==> flow/design.v <==
module div(
    input wire clk,
    input wire DivCtrl,
    input wire reset,
    input wire [31:0] a,
    input wire [31:0] b,
    output reg [31:0] high,
    output reg [31:0] low,
    output reg div_end,
    output reg div_zero
);
    integer cont = -1;
    reg flag;
    reg flagdiv;
    reg [31:0] auxa;
    reg [31:0] auxb;
    reg [31:0] remainder;
    reg [63:0] divisor;
    reg [63:0] dividend;
    reg [63:0] diff;
    reg [31:0] quotient;
    always @(posedge clk) begin
		div_zero = 1'b0;
        if(reset == 1'b1) begin
            flag = 1'b0;
            flagdiv = 1'b0;
            auxa = 32'b0;
            auxb = 32'b0;
            remainder = 32'b0;
            divisor = 32'b0;
            dividend = 32'b0;
            diff = 32'b0;
            quotient = 32'b0;
            high = 32'b0;
            low = 32'b0;
            div_end = 1'b0;
            div_zero = 1'b0;
        end
		if (DivCtrl == 1'b1) begin    
            if ((a[31] && b[31]) || (~a[31] && ~b[31]))
                flag = 1'b0;
            else
                flag = 1'b1;
            if (!a[31])
                flagdiv = 1'b0;
            else
                flagdiv = 1'b1;
            if (a[31]) 
                auxa = (~a + 1'b1);
            else 
                auxa = a;
            if (b[31])
                auxb = (~b + 1'b1);
            else
                auxb = b;
			div_end = 1'b0;
            quotient = 32'b0;
            dividend = {32'b0, auxa};
            divisor = {1'b0, auxb, 31'b0};
            if (b == 32'b0)
				div_zero = 1'b1;
			else
				cont = 32;
        end
        else begin
            diff = dividend - divisor;
            quotient = quotient << 1;
            if (!diff[63]) begin
                dividend = diff;
                quotient[0] = 1'b1;
            end
            divisor = divisor >> 1;
            cont = cont - 1;
            if (cont == 0) begin
                if (flag)
                    low = (~quotient + 1'b1);
                else
                    low = quotient;
                if (flagdiv)
                    high = (~dividend[31:0] + 1'b1);
                else
                    high = dividend[31:0];
                div_end = 1'b1;
                remainder = 31'b0;
                divisor = 64'b0;
                dividend = 64'b0;
                quotient = 32'b0;
                diff = 64'b0;
                flag = 1'b0;
                cont = -1;
            end
        end
    end
endmodule
; ---- From RTL to reports: div
; Tool output for the design above, in the order of the flow.
; Line numbers count from 1 in the design file above.
; Operators carry their Yosys type and port widths (W data, S select, Z words).
; A cell with -- has no value.
[inputs]
design = div
clock = clk
cell_library = sky130hd
pvt_corner = tt_025C_1v80

; ---- Word level
; Counts by Yosys on the flattened word-level netlist (proc, flatten, opt, wreduce; memories kept). Register bits leave out memories and registers merged into their read ports (data or address). Print and check cells are left out. Cells with the same type and inputs are merged into one.
[word_totals]
regBits = 259
latchBits = 0
ramBits = 0
romBits = 0
clocked_rd_ports_x_width = 0
n_memories = 0
input_bits = 67
[op_classes]
add_sub_neg = 6
mul = 0
div_mod_pow = 0
n_cmp = 0
eq_ne = 1
shift = 0
mux = 34
bitwise = 6
reduce_and_logical = 7
[ops]
columns = operator, n
row1 = $mux W32, 14
row2 = $mux W64, 5
row3 = $add A32 B1 Y32 const B, 4
row4 = $not A32 Y32, 4
row5 = $mux W63, 2
row6 = $logic_not A32 Y1, 2
row7 = $sub A64 B64 Y64, 1
row8 = $sub A32 B2 Y32 const B, 1
row9 = $mux W31, 1
row10 = $mux W1, 12
row11 = $logic_and A1 B1 Y1, 2
row12 = $not A1 Y1, 2
row13 = $ne A2 B2 Y1 const B, 1
row14 = $reduce_bool A2 Y1, 1
row15 = $reduce_or A2 Y1, 1
row16 = $logic_or A1 B1 Y1, 1

; ---- Logic depth
; Longest topological path by Yosys (ltp), each cell counted once; first at word level (registers and memories cut), then after technology mapping (sequential cells cut; the memories' decode and read muxes count).
[logic_depth]
word_depth = 9
ABC_AREA = 0
depth_mapped = 35

; ---- After synthesis
; Yosys stat after the flow's synthesis: flattened, memories mapped to cells. It holds for the ABC_AREA given above (unset counts as 0); a run with the other value may have another netlist.
[mapped]
stdcells = 2250
yosys_area_um2 = 17399.2
sequential_area_um2 = 5485.3
ff_cells = 258
buffers = 139
[types]
columns = cell, n
row1 = sky130_fd_sc_hd__dfxtp_1, 226
row2 = sky130_fd_sc_hd__nand2_1, 322
row3 = sky130_fd_sc_hd__xnor2_1, 121
row4 = sky130_fd_sc_hd__edfxtp_1, 32
row5 = sky130_fd_sc_hd__a21oi_1, 171
row6 = sky130_fd_sc_hd__ha_1, 66
row7 = sky130_fd_sc_hd__o21ai_0, 149
row8 = sky130_fd_sc_hd__nor2_1, 195
row9 = sky130_fd_sc_hd__xor2_1, 62
row10 = sky130_fd_sc_hd__o31ai_1, 70
row11 = sky130_fd_sc_hd__a21o_1, 58
row12 = sky130_fd_sc_hd__nor2b_1, 68
row13 = sky130_fd_sc_hd__clkbuf_1, 109
row14 = sky130_fd_sc_hd__and3_1, 56
row15 = sky130_fd_sc_hd__nor3_1, 58
row16 = sky130_fd_sc_hd__a211oi_1, 32
row17 = sky130_fd_sc_hd__mux2i_1, 19
row18 = sky130_fd_sc_hd__nand3_1, 35
; Not listed: further types 70, cells in them 401.

; ---- Path before layout
; Path of least setup slack by OpenSTA after synthesis, without wires, with an ideal clock, recovery checks aside; 20% of the period is set as input and as output delay. Where synthesis merged equal registers, the netlist keeps one of their names.
[synth_path]
kind = in2reg
start = in reset
end = reg low[30]
clock_period_ns = 8.35
input_delay_ns = 1.670
setup_time_ns = 0.086
t_first_pin_ns = 1.670
arrival_ns = 8.799
t_required_ns = 8.264
slack_ns = -0.534
path_delay_ns = 7.215
driving_pins = 35
synth_period_reached_ns = 8.884
; "path_delay_ns" is the arrival time less input delay plus setup time.
; "driving_pins": output pins that drive a net of the path, with the launching flip-flop's if there is one; two outputs of one cell count as two.
; "synth_period_reached_ns" = period - worst setup slack (recovery checks aside). The figure is calculated, with input and output delays left at 20% of the set period.
; Between the ends stands the longest chain of elaborated cells between them, by number of cells; it is not shown to be the way that was timed. Of several equally long chains one is given.
; A line is the first line of the expression or statement that the cell stems from. Yosys adds cells for indexed reads and writes and turns some case tables into memories.
; At most two assigning lines are given for a register; there are more.
[synth_via]
path_cell_list = sky130_fd_sc_hd__buf_2 > sky130_fd_sc_hd__buf_2 > sky130_fd_sc_hd__clkbuf_1 > sky130_fd_sc_hd__clkbuf_1 > sky130_fd_sc_hd__clkbuf_1 > sky130_fd_sc_hd__clkbuf_1 > sky130_fd_sc_hd__clkbuf_1 > sky130_fd_sc_hd__clkbuf_1 > sky130_fd_sc_hd__clkbuf_1 > sky130_fd_sc_hd__nor2b_1 > sky130_fd_sc_hd__ha_1 > sky130_fd_sc_hd__nand2b_1 > sky130_fd_sc_hd__o22ai_1 > sky130_fd_sc_hd__o21a_1 > sky130_fd_sc_hd__o21a_4 > sky130_fd_sc_hd__o41ai_4 > sky130_fd_sc_hd__a31oi_2 > sky130_fd_sc_hd__or3_4 > sky130_fd_sc_hd__and2_4 > sky130_fd_sc_hd__buf_6 > sky130_fd_sc_hd__inv_2 > sky130_fd_sc_hd__buf_4 > sky130_fd_sc_hd__buf_2 > sky130_fd_sc_hd__buf_2 > sky130_fd_sc_hd__buf_2 > sky130_fd_sc_hd__ha_1 > sky130_fd_sc_hd__o21ai_0 > sky130_fd_sc_hd__or2_2 > sky130_fd_sc_hd__o21bai_1 > sky130_fd_sc_hd__a21oi_1 > sky130_fd_sc_hd__o21ai_0 > sky130_fd_sc_hd__o21bai_1 > sky130_fd_sc_hd__o41ai_1 > sky130_fd_sc_hd__xor2_1 > sky130_fd_sc_hd__a211oi_1
elab_chain_cells = 9
cells_between = 13
classes_between = add/sub: 2; mux: 10; logic: 1
[synth_lines]
columns = element, line_no
row1 = start: declaration, 4  ; input wire reset,
row2 = $mux W64, 24  ; if(reset == 1'b1) begin
row3 = $sub A64 B64 Y64, 66  ; diff = dividend - divisor;
row4 = $mux W1, 68  ; if (!diff[63]) begin
row5 = $mux W1, 39  ; if (DivCtrl == 1'b1) begin
row6 = $not A32 Y32, 76  ; low = (~quotient + 1'b1);
row7 = $add A32 B1 Y32, 76
row8 = $mux W32, 75  ; if (flag)
row9 = $mux W32, 74  ; if (cont == 0) begin
row10 = $mux W32, 39
row11 = end: assignment, 76
row12 = end: assignment, 78  ; low = quotient;
row13 = end: declaration, 8  ; output reg [31:0] low,

; ---- Worst path after layout
; Path of least setup slack in the final report of job 1 (OpenROAD, finished layout, wires in). Where an end is a register, its clock arrival counts in the times.
[layout_path]
kind = in2reg
start = in reset
end = reg high[30]
clock_period_ns = 15.4
input_delay_ns = 3.08
setup_time_ns = 0.12
t_first_pin_ns = 3.08
arrival_ns = 11.05
t_required_ns = 15.86
slack_ns = 4.81
driving_pins = 26
; Between the ends stands the longest chain of elaborated cells between them, by number of cells; it is not shown to be the way that was timed. Of several equally long chains one is given.
; At most two assigning lines are given for a register; there are more.
[layout_via]
path_cell_list = sky130_fd_sc_hd__buf_4 > sky130_fd_sc_hd__clkinv_2 > sky130_fd_sc_hd__buf_4 > sky130_fd_sc_hd__nand2_1 > sky130_fd_sc_hd__ha_1 > sky130_fd_sc_hd__nand2b_1 > sky130_fd_sc_hd__o22ai_1 > sky130_fd_sc_hd__o21a_1 > sky130_fd_sc_hd__o21a_4 > sky130_fd_sc_hd__o41ai_4 > sky130_fd_sc_hd__a31oi_2 > sky130_fd_sc_hd__or3_4 > sky130_fd_sc_hd__and2_4 > sky130_fd_sc_hd__inv_2 > sky130_fd_sc_hd__buf_4 > sky130_fd_sc_hd__nor2_1 > sky130_fd_sc_hd__a31oi_1 > sky130_fd_sc_hd__ha_1 > sky130_fd_sc_hd__nand3b_1 > sky130_fd_sc_hd__nor4_1 > sky130_fd_sc_hd__nand3_1 > sky130_fd_sc_hd__nor4b_1 > sky130_fd_sc_hd__o22ai_1 > sky130_fd_sc_hd__o31ai_1 > sky130_fd_sc_hd__xor2_1 > sky130_fd_sc_hd__o21ai_1
elab_chain_cells = 9
cells_between = 12
classes_between = add/sub: 2; mux: 9; logic: 1
[layout_lines]
columns = element, line_no
row1 = start: declaration, 4  ; input wire reset,
row2 = $mux W64, 24  ; if(reset == 1'b1) begin
row3 = $sub A64 B64 Y64, 66  ; diff = dividend - divisor;
row4 = $mux W64, 68  ; if (!diff[63]) begin
row5 = $mux W64, 39  ; if (DivCtrl == 1'b1) begin
row6 = $not A32 Y32, 80  ; high = (~dividend[31:0] + 1'b1);
row7 = $add A32 B1 Y32, 80
row8 = $mux W32, 79  ; if (flagdiv)
row9 = $mux W32, 74  ; if (cont == 0) begin
row10 = $mux W32, 39
row11 = end: assignment, 80
row12 = end: assignment, 82  ; high = dividend[31:0];
row13 = end: declaration, 7  ; output reg [31:0] high,

; Settings and measured results of 2 stored flow runs for module div (sky130hd), not sorted in any way. The constraints put input and output delay at 20% of the set period each and load the outputs with 0.01 pF.
; "timing.achieved_period_ns": clock period set for the run, less the worst setup slack. It is reckoned from that one timing run; input and output delays stay at 20% of the period that was set.
; "worst_path_ns" means the part of the period allowed to the worst setup path (the constraints hold back 20% at inputs and 20% at outputs) less its slack; where the path has registers, the arrival times of their clocks count too.
; By "total_power_uw" is meant OpenSTA's value without simulated activity: inputs other than the clock are taken to toggle once in ten clock periods, and the tool carries that through the logic.

[job 1: settings]
period_ns = 15.4
CORE_UTILIZATION = 56
SETUP_SLACK_MARGIN = -0.43
PLACE_DENSITY = 0.73
HOLD_SLACK_MARGIN = 0.17
CORE_MARGIN = 4
MIN_ROUTING_LAYER = met1
MAX_ROUTING_LAYER = met5
CAP_MARGIN = 20
SLEW_MARGIN = 20
[job 1: results]
post_route_stdcell_area_um2 = 19935.4
timing.achieved_period_ns = 10.586
setup_worst_slack_ns = 4.814
utilization_pct = 65.2
timing.setup.tns_ns = 0.000
die_um2 = 33953.6
hold_worst_slack_ns = 0.447
synthArea_um2 = 17399.2
total_power_uw = 2164
worst_path_ns = 7.51
path_kind = in2reg

[job 2: settings]
period_ns = 11.0
CORE_UTILIZATION = 68
PLACE_DENSITY = 0.92
CORE_ASPECT_RATIO = 1.38
CORE_MARGIN = 4
TNS_END_PERCENT = 40
ABC_AREA = 1
SLEW_MARGIN = 10
CAP_MARGIN = 20
[job 2: results]
hold_worst_slack_ns = 0.459
synthArea_um2 = 17221.5
post_route_stdcell_area_um2 = 19463.7
worst_path_ns = 5.35
path_kind = in2reg
timing.setup.tns_ns = 0.000
die_um2 = 27968.8
setup_worst_slack_ns = 3.446
utilization_pct = 77.8
total_power_uw = 4981
timing.achieved_period_ns = 7.554

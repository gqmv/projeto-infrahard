==> flow/design.v <==
module mult(
    input wire clk,
    input wire MultCtrl,
    input wire reset,
    input wire [31:0] a,
    input wire [31:0] b,
    output reg [31:0] high,
    output reg [31:0] low,
    output reg mult_end
);
    integer cont = -1;
    reg [64:0] add;
    reg [64:0] sub;
    reg [64:0] produto;
    reg [31:0] comp;
    always @(posedge clk) begin
        if(reset == 1'b1) begin
            high = 32'b0;
            low = 32'b0;
            mult_end = 1'b0;
            add = 65'b0;
            sub = 65'b0;
            produto = 65'b0;
            comp = 32'b0;
            cont = -1;
        end
        if(MultCtrl == 1'b1) begin
            add = {a, 33'b0};
            comp = (~a + 1'b1);          
            sub = {comp, 33'b0}; 
            produto = {32'b0, b, 1'b0};
            cont = 32;
            mult_end = 1'b0;
        end
        case (produto[1:0])
            2'b01: produto = produto + add;
            2'b10: produto = produto + sub;
        endcase
        produto = produto >> 1;
        if(produto[63] == 1'b1) begin
            produto[64] = 1'b1;
        end
        if(cont > 0) begin
            cont = (cont - 1);
        end
        if(cont == 0) begin
            high = produto[64:33];
            low = produto[32:1];
            mult_end = 1'b1;
            add = 65'b0;
            sub = 65'b0;
            produto = 65'b0;
            cont = -1;
        end
    end
endmodule
# From RTL to reports: mult
# The steps from the RTL of mult to its reports follow in flow order.
# Line numbers count from 1 in the design file above.
# Cell names lack the library's common part.
# Not given: -
dict set report setup {
  top_module {mult}
  clock {clk}
  library {sky130hd}
  corner {tt_025C_1v80}
}

# Word-level counts
# Counts by Yosys on the flattened word-level netlist (proc, flatten, opt, wreduce; memories kept). Register bits leave out memories and registers merged into their read ports (data or address). Print and check cells are left out. Cells with the same type and inputs are merged into one.
dict set report op_classes {
  reduce_and_logical 3
  n_eq 2
  muxes 16
  bitwise 1
  compare 1
  add_sub_neg 4
}
# cell n
set ops {}
lappend ops {{2-to-1 mux 65 bit} 6}
lappend ops {{2-to-1 mux 32 bit} 6}
lappend ops {{adder 65 bit} 2}
lappend ops {{case mux 65 bit (select 2 bit)} 1}
lappend ops {{adder 32 x 1 -> 32 bit with constant B} 1}
lappend ops {{greater-than comparator 32 x 1 -> 1 bit with constant B} 1}
lappend ops {{subtractor 32 x 2 -> 32 bit with constant B} 1}
lappend ops {{NOT 32 bit} 1}
lappend ops {{logical NOT 32 bit} 1}
lappend ops {{nonzero test 2 bit} 2}
lappend ops {{2-to-1 mux 1 bit} 3}
lappend ops {{== test 2 x 1 -> 1 bit with constant B} 1}
lappend ops {{== test 2 bit with constant B} 1}
dict set report word_totals {
  word_cells 34
  in_bits 67
  ff_bits 292
  out_inout_bits 65
}

# Logic depth
# Yosys ltp: most cells in a row. Word level: on the elaborated netlist, between registers, memories and ports. Mapped: between sequential cells and ports; inverters and the memories' decode and read muxes count.
dict set report depth {
  depth_word 7
  ABC_AREA 0
  ltp_mapped 25
  mapped_depth_nobuf 23
}

# Netlist
# Source: synth_stat.txt of the flow (Yosys; design flattened, memories mapped). It holds for the ABC_AREA given above (unset counts as 0); a run with the other value may have another netlist.
dict set report synth_totals {
  flip_flops 290
  mapped_cells 1928
  sequential_area_um2 6436.2
  area_um2 16666.0
  n_buf 127
}
# type n
set types {}
lappend types {dfxtp_1 227}
lappend types {edfxtp_1 63}
lappend types {nor2_1 320}
lappend types {mux2i_1 99}
lappend types {ha_1 67}
lappend types {a21oi_1 112}
lappend types {xnor2_1 60}
lappend types {nand2_1 126}
lappend types {and3_1 72}
lappend types {a22oi_1 55}
lappend types {o21ai_0 80}
lappend types {a21o_1 47}
lappend types {xor2_1 37}
lappend types {clkbuf_1 83}
lappend types {a22o_1 32}
lappend types {buf_6 21}
lappend types {and2_1 37}
lappend types {nor3_1 38}
# Not listed: further types 58, cells in them 352.

# Timing after synthesis
# Path of least setup slack by OpenSTA after synthesis, without wires, with an ideal clock, recovery checks aside; 20% of the period is set as input and as output delay. Where synthesis merged equal registers, the netlist keeps one of their names.
dict set report synth_timing {
  path_type {input port to flip-flop}
  start {in MultCtrl}
  end {reg high[28]}
  required_ns 11.643
  input_delay_ns 2.380
  path_buffers 10
  driving_pins 25
  arrival_ns 8.256
  setup_slack_ns 3.386
  delay_ns 6.133
  tclk_ns 11.9
  period_less_setup_slack_ns 8.514
}
# "delay_ns" = arrival - input delay + setup time.
# "driving_pins" counts driving pins, that of a launching flip-flop among them; a cell with two outputs on the path counts twice.
# "period_less_setup_slack_ns" is the clock period less the worst setup slack; recovery checks do not enter. This is arithmetic on one report: input and output delays are still those of the set period (20% each).
# The rows between start and end are the longest chain of elaborated cells between them; the timing report does not say that the signal goes this way. Where chains are equally long, one stands for them.
# Each line given opens the expression or statement behind the cell; cells for indexed reads and writes are added by Yosys, which also makes memories of some case tables.
# Ways into the end's enable are left out, as the timed path ends at the data pin.
dict set report synth_between {
  path_cell_list {buf_6 clkbuf_1 buf_1 clkbuf_1 clkbuf_1 buf_1 a22o_1 ha_1 clkbuf_1 clkbuf_1 buf_1 mux2i_1 nor2_1 ha_1 clkbuf_1 and4_1 nand3_1 a211o_1 o21ai_0 a21oi_1 o32ai_1 o21ai_0 a2111oi_0 mux2i_1 nor2_1}
  elab_chain_len 5
}
# element line
set synth_lines {}
lappend synth_lines {{start: declaration} 3} ;# input wire MultCtrl,
lappend synth_lines {{2-to-1 mux 32 bit} 27} ;# if(MultCtrl == 1'b1) begin
lappend synth_lines {{subtractor 32 x 2 -> 32 bit} 44} ;# cont = (cont - 1);
lappend synth_lines {{2-to-1 mux 32 bit} 43} ;# if(cont > 0) begin
lappend synth_lines {{logical NOT 32 bit} 46} ;# if(cont == 0) begin
lappend synth_lines {{2-to-1 mux 32 bit} 46}
lappend synth_lines {{end: assignment} 18} ;# high = 32'b0;
lappend synth_lines {{end: assignment} 47} ;# high = produto[64:33];
lappend synth_lines {{end: declaration} 7} ;# output reg [31:0] high,

# Worst path after layout
# Path of least setup slack in the final report of run 1 (OpenROAD, finished layout, wires in). Where an end is a register, its clock arrival counts in the times.
dict set report layout_timing {
  path_type {input port to flip-flop}
  start {in MultCtrl}
  end {reg sub[58]}
  input_delay_ns 3.12
  required_ns 15.99
  arrival_ns 9.64
  setup_slack_ns 6.35
  path_buffers 2
  tclk_ns 15.6
  driving_pins 15
}
# The rows between start and end are the longest chain of elaborated cells between them; the timing report does not say that the signal goes this way. Where chains are equally long, one stands for them.
# A register here has more assigning lines than the two given.
dict set report layout_between {
  path_cell_list {buf_4 inv_1 o21ai_0 ha_1 nor2b_1 o2111ai_1 nor2_1 nand4b_1 xnor2_1 o41ai_1 nand4b_1 or4_4 inv_4 buf_4 nor2_1}
  elab_chain_len 4
}
# element line
set layout_lines {}
lappend layout_lines {{start: declaration} 3} ;# input wire MultCtrl,
lappend layout_lines {{2-to-1 mux 32 bit} 27} ;# if(MultCtrl == 1'b1) begin
lappend layout_lines {{subtractor 32 x 2 -> 32 bit} 44} ;# cont = (cont - 1);
lappend layout_lines {{2-to-1 mux 32 bit} 43} ;# if(cont > 0) begin
lappend layout_lines {{logical NOT 32 bit} 46} ;# if(cont == 0) begin
lappend layout_lines {{end: assignment} 30} ;# sub = {comp, 33'b0};
lappend layout_lines {{end: assignment} 51} ;# sub = 65'b0;
lappend layout_lines {{end: declaration} 13} ;# reg [64:0] sub;

# Stored flow runs of mult (2 of them; Yosys, OpenROAD, sky130hd). They differ in their settings and are not a sequence. Constraints: input delay and output delay 20% of the set period each, output load 0.01 pF.
# "critical_path_time_ns" is the time allowed to the run's worst setup path (the clock period less input and output delay, where it has them) less its slack. Clock arrival times count: a late capture clock shortens it, a late launch clock lengthens it.
# "design_power_mw": no workload was simulated; the value follows from the tool's default switching activity.
run="run 1" settings period_ns=15.6 CORE_UTILIZATION=66 SETUP_SLACK_MARGIN=0.62 PLACE_DENSITY=0.57 CORE_ASPECT_RATIO=1.91 TNS_END_PERCENT=90 GPL_ROUTABILITY_DRIVEN=0 CAP_MARGIN=20 MAX_ROUTING_LAYER="met5" CORE_MARGIN=2 SLEW_MARGIN=20
run="run 1" results critical_path_time_ns=6.13 critical_path_type="input port to flip-flop" total_negative_slack_ns=0.000 ws_hold_ns=0.458 finish.utilization_pct=75.2 finish.stdcell_area_um2=18733.0 setup_worst_slack_ns=6.351 die_footprint_um2=26605.7 design_power_mw=1.835 ys_area_um2=16666.0
run="run 2" settings period_ns=5.83 CAP_MARGIN=20 CORE_MARGIN=2 CORE_UTILIZATION=40 SLEW_MARGIN=20
run="run 2" results critical_path_time_ns=4.42 critical_path_type="input port to flip-flop" total_negative_slack_ns=0.000 ws_hold_ns=0.441 finish.utilization_pct=53.1 finish.stdcell_area_um2=21778.4 setup_worst_slack_ns=0.247 die_footprint_um2=43313.9 design_power_mw=5.512 ys_area_um2=16666.0
